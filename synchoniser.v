==> flow/design.v <==
module synchronizer(    input detect_add,
    input [1:0] data_in,    input write_enb_reg,
    input clk,    input resetn,
    input read_enb_0,    input read_enb_1,
    input read_enb_2,    input full_0,
    input full_1,    input full_2,
    input empty_0,    input empty_1,
    input empty_2,    output valid_out_0,
    output valid_out_1,
    output valid_out_2,    output reg soft_reset_0,
    output reg soft_reset_1,    output reg soft_reset_2,
    output reg fifo_full,    output reg [2:0] write_enb
    );  
  reg [4:0] count_0;  reg [4:0] count_1;
  reg [4:0] count_2;  
  assign valid_out_0=~empty_0;  assign valid_out_1=~empty_1;
  assign valid_out_2=~empty_2;  
  always@(posedge clk)  begin
  if(!resetn)  begin
  soft_reset_0<=0;    soft_reset_1<=0;
    soft_reset_2<=0;  fifo_full<=0;
  write_enb<=0;  {count_0,count_1,count_2}=0;
  end  if(detect_add)
  begin    case(data_in)
  2'b00:fifo_full<=full_0;    2'b01:fifo_full<=full_1;
  2'b10:fifo_full<=full_2;  default:fifo_full<=0; 
  endcase  end
  if(write_enb_reg && detect_add)  begin
     case(data_in)   2'b00:write_enb<=001;  
   2'b01:write_enb<=010;     2'b10:write_enb<=100;  
   default:write_enb<=000;    endcase
  end  case(data_in)
  2'b00:if(valid_out_0)        begin
    count_0=count_0+1;    if(read_enb_0)
    count_0=0;    else if(count_0==5'd30)
    soft_reset_0<=1;    end
   2'b01:if(valid_out_1)        begin
    count_1=count_1+1;    if(read_enb_1)
    count_1=0;    else if(count_1==5'd30)
    soft_reset_1<=1;    end
   2'b10:if(valid_out_2)        begin
    count_2=count_2+1;    if(read_enb_2)
    count_2=0;    else if(count_2==5'd30)
    soft_reset_2<=1;    end
    default:begin          if(valid_out_0) soft_reset_0<=0;
      else if(valid_out_1) soft_reset_1<=0;      else if(valid_out_2) soft_reset_2<=0;
      end  endcase
  end endmodule
Step by step through the tools: synchronizer
What the tools print for synchronizer, step after step.
Line numbers count from 1 in the design file above.
Library cell names are shortened.
The mark -- stands for no value.
- design top: synchronizer
- clock input: clk
- standard-cell library: sky130hd
- library corner: tt_025C_1v80

After elaboration
Source: Yosys, flattened and elaborated, memories not mapped. Widths are those after wreduce. Registers that Yosys merges into a memory's read port (data or address) are not register bits. Print and check cells do not count. Equal cells are merged and count once.
- noted bits in read-only memories: 0
- noted word width x clocked read ports: 0
- memory bits (writable) at 0
- memories kept: 0
- bits in registers at 22
- latch bits: 0
- $lt $le $gt $ge at 0
- noted eq/ne operators: 7
- divide/modulo/power cells: 0
- bitwise operators: 3
- multiply operators at 0
- multiplexer cells: 39
- add/subtract/negate cells: 3
- noted shift-type cells: 0
- reduce/logical cells: 5
- operators with widths (kind ; count):
    2-to-1 mux 5 bit ; 12
    2-to-1 mux 1 bit ; 20
    adder 5 x 1 -> 5 bit (second input constant) ; 3
    == test 5 bit (second input constant) ; 3
    parallel mux 3 bit (select 3 bit) ; 1
    OR reduction 2 bit ; 3
    2-to-1 mux 3 bit ; 2
    parallel mux 1 bit (select 2 bit) ; 3
    NOT 1 bit ; 3
    parallel mux 1 bit (select 3 bit) ; 1
    == test 2 x 1 -> 1 bit (second input constant) ; 1
    != test 2 x 1 -> 1 bit (second input constant) ; 1
    == test 2 bit (second input constant) ; 1
    != test 2 bit (second input constant) ; 1
    logical NOT 2 bit ; 1
    logical AND 1 bit ; 1

Logic depth
Longest topological path by Yosys (ltp), each cell counted once; first at word level (registers and memories cut), then after technology mapping (sequential cells cut; the memories' decode and read muxes count).
- depth after elaboration: 7
- ABC_AREA: 0
- gate-level depth with buffers at 9
- gate-level depth less buffers at 7

After synthesis
Yosys stat after the flow's synthesis: flattened, memories mapped to cells. It holds for the ABC_AREA given above (unset counts as 0); a run with the other value may have another netlist.
The area totals of this step are shown rounded.
- noted cell count: 138
- sequential area at 0.00048 sq mm
- noted flip-flops: 22
- noted mapped area: 0.00121 sq mm
- buffers at 3
- cells by type (cell ; count ; area in all (sq um)):
    dfxtp_1 ; 18 ; 360.346
    ha_1 ; 10 ; 125.12
    edfxtp_1 ; 4 ; 120.115
    nand2_1 ; 22 ; 82.579
    xnor2_1 ; 7 ; 61.309
    nand3_1 ; 12 ; 60.058
    o21ai_0 ; 11 ; 55.053
    inv_1 ; 10 ; 37.536
    nand2b_1 ; 5 ; 31.28
    nand3b_1 ; 4 ; 30.029
    and3_1 ; 3 ; 18.768
    nor2_1 ; 5 ; 18.768
    xor2_1 ; 2 ; 17.517
    and2b_1 ; 2 ; 15.014
    or4b_4 ; 1 ; 13.763
    and2_1 ; 2 ; 12.512
    nor2b_1 ; 2 ; 12.512
    o22ai_1 ; 2 ; 12.512
Other cell types: 15; their cells: 16.

Path before layout
Path of least setup slack by OpenSTA after synthesis, without wires, with an ideal clock, recovery checks aside; 20% of the period is set as input and as output delay. Where synthesis merged equal registers, the netlist keeps one of their names.
- path type: input -> register
- from: input port resetn
- to: register soft_reset_1
- delay of the path: 1.800 ns
- noted stages on the path: 9
- noted path slack: 0.047 ns
- noted clock period: 2.31 ns
- arrival: 2.178 ns
- noted external input delay: 0.462 ns
- path buffers: 2
- time at the first pin at 0.462 ns
- period reached after synthesis at 2.263 ns
"delay of the path" = arrival - input delay + setup time.
"stages on the path": output pins that drive a net of the path, with the launching flip-flop's if there is one; two outputs of one cell count as two.
"period reached after synthesis" is the clock period less the worst setup slack; recovery checks do not enter. This is arithmetic on one report: input and output delays are still those of the set period (20% each).
Between the ends stands the longest chain of elaborated cells between them, by number of cells; it is not shown to be the way that was timed. Of several equally long chains one is given.
A line is the first line of the expression or statement that the cell stems from. Yosys adds cells for indexed reads and writes and turns some case tables into memories.
At most two assigning lines are given for a register; there are more.
- path through: buf_2 -> buf_1 -> nand2_1 -> inv_1 -> ha_1 -> nand3_1 -> xor2_1 -> or4b_4 -> o31ai_2
- cells in the longest elaborated chain: 7
- RTL lines, path after synthesis (item ; line ; source):
    from (decl) ; 3 ; input clk,    input resetn,
    2-to-1 mux 5 bit ; 19 ; if(!resetn)  begin
    adder 5 x 1 -> 5 bit ; 38 ; count_1=count_1+1;    if(read_enb_1)
    == test 5 bit ; 39 ; count_1=0;    else if(count_1==5'd30)
    2-to-1 mux 1 bit ; 39 ;
    2-to-1 mux 1 bit ; 38 ;
    2-to-1 mux 1 bit ; 37 ; 2'b01:if(valid_out_1)        begin
    parallel mux 1 bit (select 2 bit) ; 32 ; end  case(data_in)
    to (assign) ; 20 ; soft_reset_0<=0;    soft_reset_1<=0;
    to (assign) ; 40 ; soft_reset_1<=1;    end
    to (decl) ; 11 ; output reg soft_reset_1,    output reg soft_reset_2,

Worst path after layout
From the final timing report of flow run A: the path of least setup slack in the routed layout; clock arrival at registers is part of the times.
- path type: input -> register
- from: input port resetn
- to: register soft_reset_2
- noted stages on the path: 8
- noted path slack: 0.50 ns
- path buffers: 2
- noted external input delay: 0.54 ns
- noted clock period: 2.71 ns
- arrival: 2.42 ns
- time at the first pin at 0.54 ns
Between the ends stands the longest chain of elaborated cells between them, by number of cells; it is not shown to be the way that was timed. Of several equally long chains one is given.
At most two assigning lines are given for a register; there are more.
- path through: clkdlybuf4s50_1 -> buf_4 -> and2_1 -> ha_1 -> nand3_1 -> xnor2_1 -> nand2_1 -> o41ai_1
- cells in the longest elaborated chain: 7
- RTL lines, path after layout (item ; line ; source):
    from (decl) ; 3 ; input clk,    input resetn,
    2-to-1 mux 5 bit ; 19 ; if(!resetn)  begin
    adder 5 x 1 -> 5 bit ; 42 ; count_2=count_2+1;    if(read_enb_2)
    == test 5 bit ; 43 ; count_2=0;    else if(count_2==5'd30)
    2-to-1 mux 1 bit ; 43 ;
    2-to-1 mux 1 bit ; 42 ;
    2-to-1 mux 1 bit ; 41 ; 2'b10:if(valid_out_2)        begin
    parallel mux 1 bit (select 2 bit) ; 32 ; end  case(data_in)
    to (assign) ; 21 ; soft_reset_2<=0;  fifo_full<=0;
    to (assign) ; 44 ; soft_reset_2<=1;    end
    to (decl) ; 11 ; output reg soft_reset_1,    output reg soft_reset_2,

Hand-over note for synchronizer

Design synchronizer on sky130hd. What follows are 2 stored runs of the flow, each under its own settings; their order means nothing. The constraints put input and output delay at 20% of the set period each and load the outputs with 0.01 pF.
"clock period reached": clock period set for the run, less the worst setup slack. It is reckoned from that one timing run; input and output delays stay at 20% of the period that was set.
"worst path time" = time allowed to the worst setup path (clock period - input delay - output delay, where it has them) - its slack; a late launch clock adds to it, a late capture clock takes from it.
"total design power" is the tool's figure for a default switching activity; nothing was simulated.
Results are given in rounded form.

Flow run A

==> flow/run.sh <==
#!/bin/bash
# the make line also repeats the synthesis and layout settings of config.mk as NAME=value (left out here)
make -C /OpenROAD-flow-scripts/flow DESIGN_CONFIG=/design/flow/config.mk WORK_HOME=/design/flow/orfs CLKGATE_MAP_FILE= finish
==> flow/config.mk <==
export PLATFORM = sky130hd
export DESIGN_NAME = synchronizer
export DESIGN_NICKNAME = synchronizer
export VERILOG_FILES = /design/flow/design.v
export SDC_FILE = /design/flow/constraint.sdc
export NUM_CORES = 4
export LEC_CHECK = 0
export CAP_MARGIN = 20
export CORE_MARGIN = 2
export CORE_UTILIZATION = 40
export SETUP_SLACK_MARGIN = -0.16
export SLEW_MARGIN = 20
==> flow/constraint.sdc <==
create_clock -name core_clock -period 2.71 [get_ports {clk}]
set_input_delay 0.5420 -clock core_clock [delete_from_list [all_inputs] [get_ports {clk}]]
set_output_delay 0.5420 -clock core_clock [all_outputs]
set_load 0.01 [all_outputs]

Measured in flow run A:
- noted the Yosys chip area after synthesis: 0.00121 sq mm
- noted the full die area: 0.00349 sq mm
- noted the standard-cell area after layout: 0.00153 sq mm
- utilization after layout at 54.1%
- worst setup slack after layout at 0.497 ns
- noted the setup total negative slack: 0.000 ns
- post-route worst hold slack: 0.503 ns
- total design power: 0.613 mW
- clock period reached: 2.213 ns
- worst path time: 1.67 ns
- worst path kind: input -> register

Flow run B

==> flow/run.sh <==
#!/bin/bash
# the make line also repeats the synthesis and layout settings of config.mk as NAME=value (left out here)
make -C /OpenROAD-flow-scripts/flow DESIGN_CONFIG=/design/flow/config.mk WORK_HOME=/design/flow/orfs CLKGATE_MAP_FILE= finish
==> flow/config.mk <==
export PLATFORM = sky130hd
export DESIGN_NAME = synchronizer
export DESIGN_NICKNAME = synchronizer
export VERILOG_FILES = /design/flow/design.v
export SDC_FILE = /design/flow/constraint.sdc
export NUM_CORES = 4
export LEC_CHECK = 0
export CAP_MARGIN = 20
export CORE_MARGIN = 2
export CORE_UTILIZATION = 69
export CTS_CLUSTER_SIZE = 58
export MAX_ROUTING_LAYER = met4
export PLACE_DENSITY_LB_ADDON = 0.04
export SETUP_SLACK_MARGIN = 0.24
export SLEW_MARGIN = 20
export TNS_END_PERCENT = 90
==> flow/constraint.sdc <==
create_clock -name core_clock -period 1.7 [get_ports {clk}]
set_input_delay 0.3400 -clock core_clock [delete_from_list [all_inputs] [get_ports {clk}]]
set_output_delay 0.3400 -clock core_clock [all_outputs]
set_load 0.01 [all_outputs]

Flow run B: stopped before the end: placement reported DPL-0033.

End of note.
